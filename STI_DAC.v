==> flow/design.v <==
module STI_DAC(clk ,reset, load, pi_data, pi_length, pi_fill, pi_msb, pi_low, pi_end,
	       so_data, so_valid,
	       oem_finish, oem_dataout, oem_addr,
	       odd1_wr, odd2_wr, odd3_wr, odd4_wr, even1_wr, even2_wr, even3_wr, even4_wr);
input clk, reset;
input load, pi_msb, pi_low, pi_end; 
input [15:0] pi_data;
input [1:0] pi_length;
input pi_fill;
output reg so_data, so_valid;
output reg oem_finish, odd1_wr, odd2_wr, odd3_wr, odd4_wr, even1_wr, even2_wr, even3_wr, even4_wr;
output reg [4:0] oem_addr;
output reg [7:0] oem_dataout;
reg [2:0] state_cs, state_ns;  
parameter ST_IDLE = 3'd0;
parameter ST_STI = 3'd1;
parameter ST_8B = 3'd2;
parameter ST_16B = 3'd3;
parameter ST_24B = 3'd4;
parameter ST_32B = 3'd5;
parameter ST_DONE = 3'd6;
reg [4:0] count_pi; 
reg [7:0] count_so;  
reg [2:0] count_sonum;
reg [1:0] state2_cs, state2_ns;  
parameter ST2_IDLE = 2'd0;
parameter ST2_OUTPUT = 2'd1;
parameter ST2_ZERO = 2'd2;
parameter ST2_DONE = 2'd3;
reg [7:0] data;
reg [4:0] count_out;
reg odd;  
always @(posedge clk or posedge reset) begin  
	if(reset)
		state2_cs = ST2_IDLE;
	else
		state2_cs = state2_ns;
end
always @(*) begin  
	case (state2_cs)
		ST2_IDLE:
			if(so_valid)
				state2_ns = ST2_OUTPUT;
			else if(state_ns == ST_DONE)
				state2_ns = ST2_ZERO;
			else
				state2_ns = ST2_IDLE;
		ST2_OUTPUT:
			if(~so_valid)
				state2_ns = ST2_IDLE;
			else
				state2_ns = ST2_OUTPUT;
		ST2_ZERO:
			if(count_so == 255)
				state2_ns = ST2_DONE;
			else
				state2_ns = ST2_ZERO;
		ST2_DONE:
			state2_ns = ST2_DONE;
		default: 
			state2_ns = ST2_IDLE; 
	endcase
end
always @(posedge clk or posedge reset) begin  
	if(reset)
		oem_finish <= 0;
	else if(state2_ns == ST2_DONE)
		oem_finish <= 1;
	else
		oem_finish <= 0;
end
always @(posedge clk or posedge reset) begin  
	if(reset)
		data <= 8'd0;
	else if(state2_ns == ST2_OUTPUT)begin
		data[0] <= so_data;
		data[1] <= data[0];
		data[2] <= data[1];
		data[3] <= data[2];
		data[4] <= data[3];
		data[5] <= data[4];
		data[6] <= data[5];
		data[7] <= data[6];
	end
	else
		data <= 8'd0;
end
always @(posedge clk or posedge reset) begin  
	if(reset)
		oem_dataout <= 8'd0;
	else if(count_sonum == 3'd0)
		oem_dataout <= data;
	else
		oem_dataout <= 8'd0;
end
always @(posedge clk or posedge reset) begin  
	if(reset)
		oem_addr <= 5'd0;	
	else if(state2_cs == ST2_OUTPUT && count_sonum == 7)
		if(count_so == 255 || count_so == 0)
			oem_addr <= 5'd0;
		else if(count_so[0])
			oem_addr <= oem_addr + 1'b1;
		else
			oem_addr <= oem_addr;
	else if(state2_cs == ST2_ZERO && ~odd)
		oem_addr <= oem_addr + 1'b1;
	else	
		oem_addr <= oem_addr;
	end
always @(posedge clk) begin  
	if(state2_cs == ST2_OUTPUT)
		if((count_so[3:0] == 15 || 
			count_so[3:0] == 1 || 
			count_so[3:0] == 3 || 
			count_so[3:0] == 5 || 
			count_so[3:0] == 8 || 
			count_so[3:0] == 10 || 
			count_so[3:0] == 12 || 
			count_so[3:0] == 14) && count_sonum == 7)
			odd <= 1;
		else
			odd <= 0;
	else if(state2_cs == ST2_ZERO)
		odd <= odd + 1'b1;
	else
		odd <= 0;
end
always @(posedge clk or posedge reset) begin  
	if(reset)
		odd1_wr <= 0;
	else if(state2_cs == ST2_OUTPUT && odd && count_sonum == 0)
		if(count_so <= 63)
			odd1_wr <= 1;
		else
			odd1_wr <= 0;
	else if(state2_cs == ST2_ZERO && odd)
		if(count_so <= 63)
			odd1_wr <= 1;
		else
			odd1_wr <= 0;
	else
		odd1_wr <= 0;
end
always @(posedge clk or posedge reset) begin  
	if(reset)
		odd2_wr <= 0;
	else if(state2_cs == ST2_OUTPUT && odd && count_sonum == 0)
		if(count_so >= 64 && count_so <= 127)
			odd2_wr <= 1;
		else
			odd2_wr <= 0;
	else if(state2_cs == ST2_ZERO && odd)
		if(count_so >= 64 && count_so <= 127)
			odd2_wr <= 1;
		else
			odd2_wr	<= 0;
	else
		odd2_wr <= 0;
end
always @(posedge clk or posedge reset) begin  
	if(reset)
		odd3_wr <= 0;
	else if(state2_cs == ST2_OUTPUT && odd && count_sonum == 0)
		if(count_so >= 128 && count_so <= 191)
			odd3_wr <= 1;
		else
			odd3_wr <= 0;
	else if(state2_cs == ST2_ZERO && odd)
		if(count_so >= 128 && count_so <= 191)
			odd3_wr <= 1;
		else
			odd3_wr <= 0;
	else
		odd3_wr <= 0;
end
always @(posedge clk or posedge reset) begin  
	if(reset)
		odd4_wr <= 0;
	else if(state2_cs == ST2_OUTPUT && odd && count_sonum == 0)
		if(count_so >= 191 && count_so <= 254)
			odd4_wr <= 1;
		else
			odd4_wr <= 0;
	else if(state2_cs == ST2_ZERO && odd)
		if(count_so >= 191 && count_so <= 254)
			odd4_wr <= 1;
		else
			odd4_wr <= 0;
	else
		odd4_wr <= 0;
end
always @(posedge clk or posedge reset) begin  
	if(reset)
		even1_wr <= 0;
	else if(state2_cs == ST2_OUTPUT && ~odd && count_sonum == 0)
		if(count_so + 1 <= 63)
			even1_wr <= 1;
		else
			even1_wr <= 0;
	else if(state2_cs == ST2_ZERO && ~odd && count_so != 0)
		if(count_so + 1 <= 63)
			even1_wr <= 1;
		else
			even1_wr <= 0;
	else
		even1_wr <= 0;
end
always @(posedge clk or posedge reset) begin  
	if(reset)
		even2_wr <= 0;
	else if(state2_cs == ST2_OUTPUT && ~odd && count_sonum == 0)
		if(count_so >= 63 && count_so <= 126)
			even2_wr <= 1;
		else
			even2_wr <= 0;
	else if(state2_cs == ST2_ZERO && ~odd)
		if(count_so >= 63 && count_so <= 126)
			even2_wr <= 1;
		else
			even2_wr <= 0;
	else
		even2_wr <= 0;
end
always @(posedge clk or posedge reset) begin  
	if(reset)
		even3_wr <= 0;
	else if(state2_cs == ST2_OUTPUT && ~odd && count_sonum == 0)
		if(count_so >= 127 && count_so <= 190)
			even3_wr <= 1;
		else
			even3_wr <= 0;
	else if(state2_cs == ST2_ZERO && ~odd)
		if(count_so >= 127 && count_so <= 190)
			even3_wr <= 1;
		else
			even3_wr <= 0;
	else
		even3_wr <= 0;
end
always @(posedge clk or posedge reset) begin  
	if(reset)
		even4_wr <= 0;
	else if(state2_cs == ST2_OUTPUT && ~odd && count_sonum == 0)
		if(count_so >= 191 && count_so <= 254)
			even4_wr <= 1;
		else
			even4_wr <= 0;
	else if(state2_cs == ST2_ZERO && ~odd)
		if(count_so >= 191 && count_so <= 254)
			even4_wr <= 1;
		else
			even4_wr <= 0;
	else
		even4_wr <= 0;
end
always @(posedge clk or posedge reset) begin  
	if(reset)
		state_cs <= ST_IDLE;
	else
		state_cs <= state_ns;	
end
always @(*) begin  
	case (state_cs)
		ST_IDLE: 
			if(load)
				state_ns = ST_STI;
			else if(pi_end)
				state_ns = ST_DONE;
			else
				state_ns = ST_IDLE;
		ST_STI:
			if(pi_length == 2'b00)
				state_ns = ST_8B;
			else if(pi_length == 2'b01)
				state_ns = ST_16B;
			else if(pi_length == 2'b10)
				state_ns = ST_24B;
			else if(pi_length == 2'b11)
				state_ns = ST_32B;
			else
				state_ns = ST_STI;
		ST_8B:
			if(pi_msb)
				if(count_pi == 5'd8 || count_pi == 5'd0)
					state_ns = ST_IDLE;
				else
					state_ns = ST_8B;
			else
				if(count_pi == 5'd15 || count_pi == 5'd7)
					state_ns = ST_IDLE;
				else
					state_ns = ST_8B;
		ST_16B:
			if(pi_msb)
				if(count_pi == 5'd0)
					state_ns = ST_IDLE;
				else
					state_ns = ST_16B;
			else
				if(count_pi == 5'd15)
					state_ns = ST_IDLE;
				else
					state_ns = ST_16B;
		ST_24B:
			if(pi_fill)	
				if(pi_msb)
					if(count_pi == 5'd24)
						state_ns = ST_IDLE;
					else
						state_ns = ST_24B;
				else
					if(count_pi == 5'd15)
						state_ns = ST_IDLE;
					else
						state_ns = ST_24B;
			else
				if(pi_msb)
					if(count_pi == 5'd0)
						state_ns = ST_IDLE;
					else
						state_ns = ST_24B;
				else
					if(count_pi == 5'd23)
						state_ns = ST_IDLE;
					else
						state_ns = ST_24B;
		ST_32B:
			if(pi_fill)	
				if(pi_msb)
					if(count_pi == 5'd16)
						state_ns = ST_IDLE;
					else
						state_ns = ST_32B;
				else
					if(count_pi == 5'd15)
						state_ns = ST_IDLE;
					else
						state_ns = ST_32B;
			else
				if(pi_msb)
					if(count_pi == 5'd0)
						state_ns = ST_IDLE;
					else
						state_ns = ST_32B;
				else
					if(count_pi == 5'd31)
						state_ns = ST_IDLE;
					else
						state_ns = ST_32B;
		ST_DONE:
			state_ns = ST_DONE;
		default:
			state_ns = ST_IDLE; 
	endcase
end
always @(posedge clk or posedge reset) begin  
	if(reset)
		count_so <=8'd255;
	else if(count_sonum == 3'd7)
		count_so <= count_so + 1'b1;
	else if(state2_cs == ST2_ZERO)
		count_so <= count_so + 1'b1;
	else
		count_so <= count_so;
end
always @(posedge clk or posedge reset) begin  
	if(reset)
		count_sonum <= 3'd0;
	else
		case (state_cs)
			ST_IDLE:
				count_sonum <= 3'd0;
			ST_STI:
				count_sonum <= 3'd0;
			default: 
				if(so_valid)
					count_sonum <= count_sonum + 1'b1;
				else
					count_sonum <= count_sonum; 
		endcase
end
always @(posedge clk or posedge reset) begin  
	if(reset)
		so_data <= 0;
	else
		case (state_cs)
			ST_IDLE:
				so_data <= 0;
			ST_8B:
				so_data <= pi_data[count_pi];
			ST_16B:
				so_data <= pi_data[count_pi];
			ST_24B:
				if(pi_fill)	
					if(count_pi >= 24 && count_pi <= 31)
						so_data <= 0;
					else
						so_data <= pi_data[count_pi];
				else
					if(count_pi >= 16 && count_pi <= 23)
						so_data <= 0;
					else
						so_data <= pi_data[count_pi];
			ST_32B:
				if(pi_fill)	
					if(count_pi >= 16 && count_pi <= 31)
						so_data <= 0;
					else
						so_data <= pi_data[count_pi];
				else
					if(count_pi >= 16 && count_pi <= 31)
						so_data <= 0;
					else
						so_data <= pi_data[count_pi];
			default: 
				so_data <= 0;
		endcase
end
always @(posedge clk or posedge reset) begin  
	if(reset)
		so_valid <= 0;
	else
		case (state_cs)
			ST_8B:
				so_valid <= 1;
			ST_16B:
				so_valid <= 1;
			ST_24B:
				so_valid <= 1;
			ST_32B:
				so_valid <= 1;
			default: 
				so_valid <= 0;
		endcase
end
always @(posedge clk or posedge reset) begin  
	if(reset)
		count_pi <= 5'd0;
	else
		case (state_ns)
			ST_IDLE:
				count_pi <= 5'd0;
			ST_8B:
				if(pi_msb)
					if(pi_low && count_pi == 5'd0)
						count_pi <= 5'd15;
					else if(pi_low)
						count_pi <= count_pi - 1'b1;
					else if(~pi_low && count_pi == 0)
						count_pi <= 5'd7;
					else if(~pi_low)
						count_pi <= count_pi - 1'b1;
					else
						count_pi <= count_pi;
				else
					if(pi_low && count_pi == 5'd0)
						count_pi <= 5'd8;
					else if(pi_low)
						count_pi <= count_pi + 1'b1;
					else if(~pi_low && state_cs == ST_STI)
						count_pi <= 5'd0;
					else if(~pi_low)
						count_pi <= count_pi + 1'b1;
					else
						count_pi <= count_pi;
			ST_16B:
				if(pi_msb)
					if(count_pi == 5'd0)
						count_pi <= 5'd15;
					else
						count_pi <= count_pi - 1'b1;
				else
					if(state_cs == ST_STI)
						count_pi <= 5'd0;
					else
						count_pi <= count_pi + 1'b1;
			ST_24B:
				if(pi_fill)	
					if(pi_msb)
						if(state_cs == ST_STI && count_pi == 5'd0)
							count_pi <= 5'd15;
						else
							count_pi <= count_pi - 1'b1;
					else
						if(state_cs == ST_STI)
							count_pi <= 5'd24;
						else
							count_pi <= count_pi + 1'b1;
				else
					if(pi_msb)
						if(count_pi == 5'd0)
							count_pi <= 5'd23;
						else
							count_pi <= count_pi - 1'b1;
					else
						if(state_cs == ST_STI)
							count_pi <= 5'd0;
						else
							count_pi <= count_pi + 1'b1;
			ST_32B:
				if(pi_fill)	
					if(pi_msb)
						if(state_cs == ST_STI && count_pi == 5'd0)
							count_pi <= 5'd15;
						else
							count_pi <= count_pi - 1'b1;
					else
						if(state_cs == ST_STI)
							count_pi <= 5'd16;
						else
							count_pi <= count_pi + 1'b1;
				else
					if(pi_msb)
						if(count_pi == 5'd0)
							count_pi <= 5'd31;
						else
							count_pi <= count_pi - 1'b1;
					else
						if(state_cs == ST_STI)
							count_pi <= 5'd0;
						else
							count_pi <= count_pi + 1'b1;
			default: 
				count_pi <= 5'd0;
		endcase
end
endmodule
From RTL to reports: STI_DAC

The steps from the RTL of STI_DAC to its reports follow in flow order.
Line numbers count from 1 in the design file above.
Library cell names are shortened.
Not given: -

Design top: STI_DAC
Clock input: clk
Cell library: sky130hd
Library corner: tt_025C_1v80

Elaborated design

Source: Yosys, flattened and elaborated, memories not mapped. Widths are those after wreduce. Registers that Yosys merges into a memory's read port (data or address) are not register bits. Print and check cells do not count.

Bits of input ports: 25
Register bits: 54

Multiplexer cells: 104
Reductions and logical operators: 45
Bitwise logic cells: 2
Shift-type cells: 1
Order comparisons: 16
Eq/ne operators: 37
Add/sub/neg operators: 7

Operators with widths:

| kind                                         | count |
| 2-to-1 mux 5 bit                             | 25 |
| 2-to-1 mux 3 bit                             | 22 |
| 2-to-1 mux 1 bit                             | 42 |
| <= comparator 8 bit with constant B          | 3 |
| 2-to-1 mux 8 bit                             | 3 |
| logical AND 1 bit                            | 21 |
| == test 3 bit with constant B                | 7 |
| case mux 3 bit (select 7 bit)                | 1 |
| == test 4 bit with constant B                | 5 |
| == test 5 bit with constant B                | 4 |
| case mux 5 bit (select 4 bit)                | 1 |
| variable part select 16 x 5 -> 1 bit         | 1 |
| >= comparator 8 x 7 -> 1 bit with constant B | 2 |
| <= comparator 8 x 7 -> 1 bit with constant B | 2 |
| >= comparator 8 bit with constant B          | 2 |
| 2-to-1 mux 2 bit                             | 8 |
| == test 3 x 2 -> 1 bit with constant B       | 4 |
| logical OR 1 bit                             | 10 |
| == test 2 bit with constant B                | 5 |
| adder 5 x 1 -> 5 bit with constant B         | 2 |
| == test 5 x 4 -> 1 bit with constant B       | 2 |
| >= comparator 5 bit with constant B          | 2 |
| <= comparator 5 bit with constant B          | 2 |
| adder 8 x 1 -> 9 bit with constant B         | 1 |
| <= comparator 9 x 6 -> 1 bit with constant B | 1 |
| adder 8 x 1 -> 8 bit with constant B         | 1 |
| >= comparator 8 x 6 -> 1 bit with constant B | 1 |
| <= comparator 8 x 6 -> 1 bit with constant B | 1 |

Other operator kinds: 23; their cells: 31.

Logic depth

Yosys ltp: most cells in a row. Word level: on the elaborated netlist, between registers, memories and ports. Mapped: between sequential cells and ports; inverters and the memories' decode and read muxes count.

Depth in word-level cells: 12
ABC_AREA: 0
Depth in mapped cells: 11
Gate-level depth less buffers: 9

Mapped cells and area

Yosys stat after the flow's synthesis: flattened, memories mapped to cells. It holds for the ABC_AREA given above (unset counts as 0); a run with the other value may have another netlist.
Totals and module areas in this step are rounded.

Cells by type:

| cell      | count | area in all (sq um) |
| dfrtp_1   | 49    | 1.23E+03 |
| dfstp_2   | 10    | 262.752 |
| ha_1      | 14    | 175.168 |
| and2_1    | 19    | 118.864 |
| mux4_2    | 5     | 112.608 |
| nand2_1   | 29    | 108.854 |
| nor2_1    | 28    | 105.101 |
| a21oi_1   | 20    | 100.096 |
| xnor2_1   | 11    | 96.342 |
| inv_1     | 21    | 78.826 |
| nor3_1    | 14    | 70.067 |
| o21ai_0   | 14    | 70.067 |
| xor2_1    | 7     | 61.309 |
| nand3_1   | 9     | 45.043 |
| clkbuf_1  | 11    | 41.29 |
| nand4_1   | 6     | 37.536 |
| o211ai_1  | 5     | 37.536 |
| o2bb2ai_1 | 4     | 35.034 |

Not listed: further types 49, cells in them 84.

Standard cells after synthesis: 360
Mapped area: 0.003506 sq mm
Flip-flops: 60
Buffer cells: 18

Worst setup path after synthesis

OpenSTA on the mapped netlist: ideal clock, no wires. The path of least setup slack (recovery checks aside). Input and output delay are each 20% of the period. Register names are those of the netlist, which keeps one name where synthesis merged equal registers.

Kind: register to register
From: register count_pi[0]
To: register count_pi[4]
Clock period: 3.25 ns
Stages on the path: 12
Path delay: 2.724 ns
Slack: 0.527 ns
Path buffers: 3
Arrival time: 2.623 ns
Period reached after synthesis: 2.723 ns

"path delay" is the arrival time less input delay plus setup time.
"stages on the path": output pins that drive a net of the path, with the launching flip-flop's if there is one; two outputs of one cell count as two.
"period reached after synthesis" is the clock period less the worst setup slack; recovery checks do not enter. This is arithmetic on one report: input and output delays are still those of the set period (20% each).
Between the ends stands the longest chain of elaborated cells between them, by number of cells; it is not shown to be the way that was timed. Of several equally long chains one is given.
A line is the first line of the expression or statement that the cell stems from. Yosys adds cells for indexed reads and writes and turns some case tables into memories.
A register here has more assigning lines than the two given.

Cell sequence: dfrtp_1 clkbuf_1 inv_1 ha_1 or4b_1 buf_2 and2_4 buf_6 a211oi_4 nand4_2 o32a_1 o311ai_2
Cells in the longest elaborated chain: 7
Elaborated cells on any way between the ends: 62
Those cells by class: add/sub (2); eq/ne (11); mux (43); reduce/logical (6)

Ends and longest elaborated chain, post-synthesis:

| element                       | line | source |
| start, declared               | 22   | `reg [4:0] count_pi;` |
| start, assigned               | 449  | `count_pi <= count_pi - 1'b1;` |
| start, assigned               | 453  | `count_pi <= count_pi - 1'b1;` |
| logical NOT 5 bit             | 450  | `else if(~pi_low && count_pi == 0)` |
| logical AND 1 bit             | 450  |  |
| 2-to-1 mux 5 bit              | 450  |  |
| 2-to-1 mux 5 bit              | 448  | `else if(pi_low)` |
| 2-to-1 mux 5 bit              | 446  | `if(pi_low && count_pi == 5'd0)` |
| 2-to-1 mux 5 bit              | 445  | `if(pi_msb)` |
| case mux 5 bit (select 4 bit) | 441  | `case (state_ns)` |
| end, assigned                 | 449  |  |
| end, assigned                 | 453  |  |
| end, declared                 | 22   |  |

Worst path after layout

Path of least setup slack in the final report of record 1 (OpenROAD, finished layout, wires in). Where an end is a register, its clock arrival counts in the times.

Kind: register to register
From: register count_pi[1]
To: register count_pi[4]
Clock period: 2.28 ns
Stages on the path: 12
Arrival time: 2.77 ns
Slack: -0.26 ns
Path buffers: 3

Between the ends stands the longest chain of elaborated cells between them, by number of cells; it is not shown to be the way that was timed. Of several equally long chains one is given.
A register here has more assigning lines than the two given.

Cell sequence: dfrtp_1 clkbuf_8 inv_6 ha_4 or4b_4 buf_6 and2_4 a21o_4 a2111oi_4 buf_4 o211ai_1 o311ai_2
Cells in the longest elaborated chain: 7
Elaborated cells on any way between the ends: 62
Those cells by class: add/sub (2); eq/ne (11); mux (43); reduce/logical (6)

Ends and longest elaborated chain, post-layout:

| element                       | line | source |
| start, declared               | 22   | `reg [4:0] count_pi;` |
| start, assigned               | 449  | `count_pi <= count_pi - 1'b1;` |
| start, assigned               | 453  | `count_pi <= count_pi - 1'b1;` |
| logical NOT 5 bit             | 450  | `else if(~pi_low && count_pi == 0)` |
| logical AND 1 bit             | 450  |  |
| 2-to-1 mux 5 bit              | 450  |  |
| 2-to-1 mux 5 bit              | 448  | `else if(pi_low)` |
| 2-to-1 mux 5 bit              | 446  | `if(pi_low && count_pi == 5'd0)` |
| 2-to-1 mux 5 bit              | 445  | `if(pi_msb)` |
| case mux 5 bit (select 4 bit) | 441  | `case (state_ns)` |
| end, assigned                 | 449  |  |
| end, assigned                 | 453  |  |
| end, declared                 | 22   |  |

==> runs of STI_DAC <==
Design STI_DAC on sky130hd. What follows are 2 stored runs of the flow, each under its own settings; their order means nothing. The constraints put input and output delay at 20% of the set period each and load the outputs with 0.01 pF.
"achieved clock period" means the clock period less the worst setup slack. The figure is calculated, with input and output delays left at 20% of the set period.
By "worst path time" is meant the share of the clock period that the worst setup path is allowed (20% is reserved at inputs, 20% at outputs), minus its slack. Clock arrival times at its registers enter into it.
By "total power after layout" is meant OpenSTA's value without simulated activity: inputs other than the clock are taken to toggle once in ten clock periods, and the tool carries that through the logic.
Values from the reports are rounded here.

## Record 1

==> flow/run.sh <==
#!/bin/bash
# the make line also repeats the synthesis and layout settings of config.mk as NAME=value (left out here)
make -C /OpenROAD-flow-scripts/flow DESIGN_CONFIG=/design/flow/config.mk WORK_HOME=/design/flow/orfs CLKGATE_MAP_FILE= finish
==> flow/config.mk <==
export PLATFORM = sky130hd
export DESIGN_NAME = STI_DAC
export DESIGN_NICKNAME = STI_DAC
export VERILOG_FILES = /design/flow/design.v
export SDC_FILE = /design/flow/constraint.sdc
export NUM_CORES = 4
export LEC_CHECK = 0
export CAP_MARGIN = 20
export CELL_PAD_IN_SITES_DETAIL_PLACEMENT = 0
export CORE_MARGIN = 2
export CORE_UTILIZATION = 36
export CTS_CLUSTER_SIZE = 39
export GPL_TIMING_DRIVEN = 0
export MAX_ROUTING_LAYER = met4
export PLACE_DENSITY = 0.68
export SETUP_SLACK_MARGIN = 0.1
export SLEW_MARGIN = 20
==> flow/constraint.sdc <==
create_clock -name core_clock -period 2.28 [get_ports {clk}]
set_input_delay 0.4560 -clock core_clock [delete_from_list [all_inputs] [get_ports {clk}]]
set_output_delay 0.4560 -clock core_clock [all_outputs]
set_load 0.01 [all_outputs]

| result of record 1 | value |
|---|---|
| worst hold slack in the final report | 0.468 ns |
| utilization after routing | 49.3 % |
| worst setup slack after layout | -0.263 ns |
| die size | 0.01054 sq mm |
| achieved clock period | 2.543 ns |
| cell area after synthesis | 0.003506 sq mm |
| total power after layout | 3457 uW |
| worst path time | 2.54 ns |
| class of the worst setup path | register to register |

## Record 2

==> flow/run.sh <==
#!/bin/bash
# the make line also repeats the synthesis and layout settings of config.mk as NAME=value (left out here)
make -C /OpenROAD-flow-scripts/flow DESIGN_CONFIG=/design/flow/config.mk WORK_HOME=/design/flow/orfs CLKGATE_MAP_FILE= finish
==> flow/config.mk <==
export PLATFORM = sky130hd
export DESIGN_NAME = STI_DAC
export DESIGN_NICKNAME = STI_DAC
export VERILOG_FILES = /design/flow/design.v
export SDC_FILE = /design/flow/constraint.sdc
export NUM_CORES = 4
export LEC_CHECK = 0
export CAP_MARGIN = 35
export CELL_PAD_IN_SITES_DETAIL_PLACEMENT = 2
export CELL_PAD_IN_SITES_GLOBAL_PLACEMENT = 3
export CORE_ASPECT_RATIO = 1.99
export CORE_MARGIN = 2
export CORE_UTILIZATION = 32
export CTS_CLUSTER_SIZE = 71
export HOLD_SLACK_MARGIN = 0.06
export MIN_ROUTING_LAYER = met2
export PLACE_DENSITY_LB_ADDON = 0.1
export SETUP_SLACK_MARGIN = -0.05
export SLEW_MARGIN = 20
==> flow/constraint.sdc <==
create_clock -name core_clock -period 2.18 [get_ports {clk}]
set_input_delay 0.4360 -clock core_clock [delete_from_list [all_inputs] [get_ports {clk}]]
set_output_delay 0.4360 -clock core_clock [all_outputs]
set_load 0.01 [all_outputs]

| result of record 2 | value |
|---|---|
| worst path time | 2.05 ns |
| class of the worst setup path | input to register |
| total power after layout | 4173 uW |
| worst hold slack in the final report | 0.457 ns |
| utilization after routing | 48.1 % |
| achieved clock period | 2.488 ns |
| die size | 0.01186 sq mm |
| cell area after synthesis | 0.003506 sq mm |
| worst setup slack after layout | -0.308 ns |
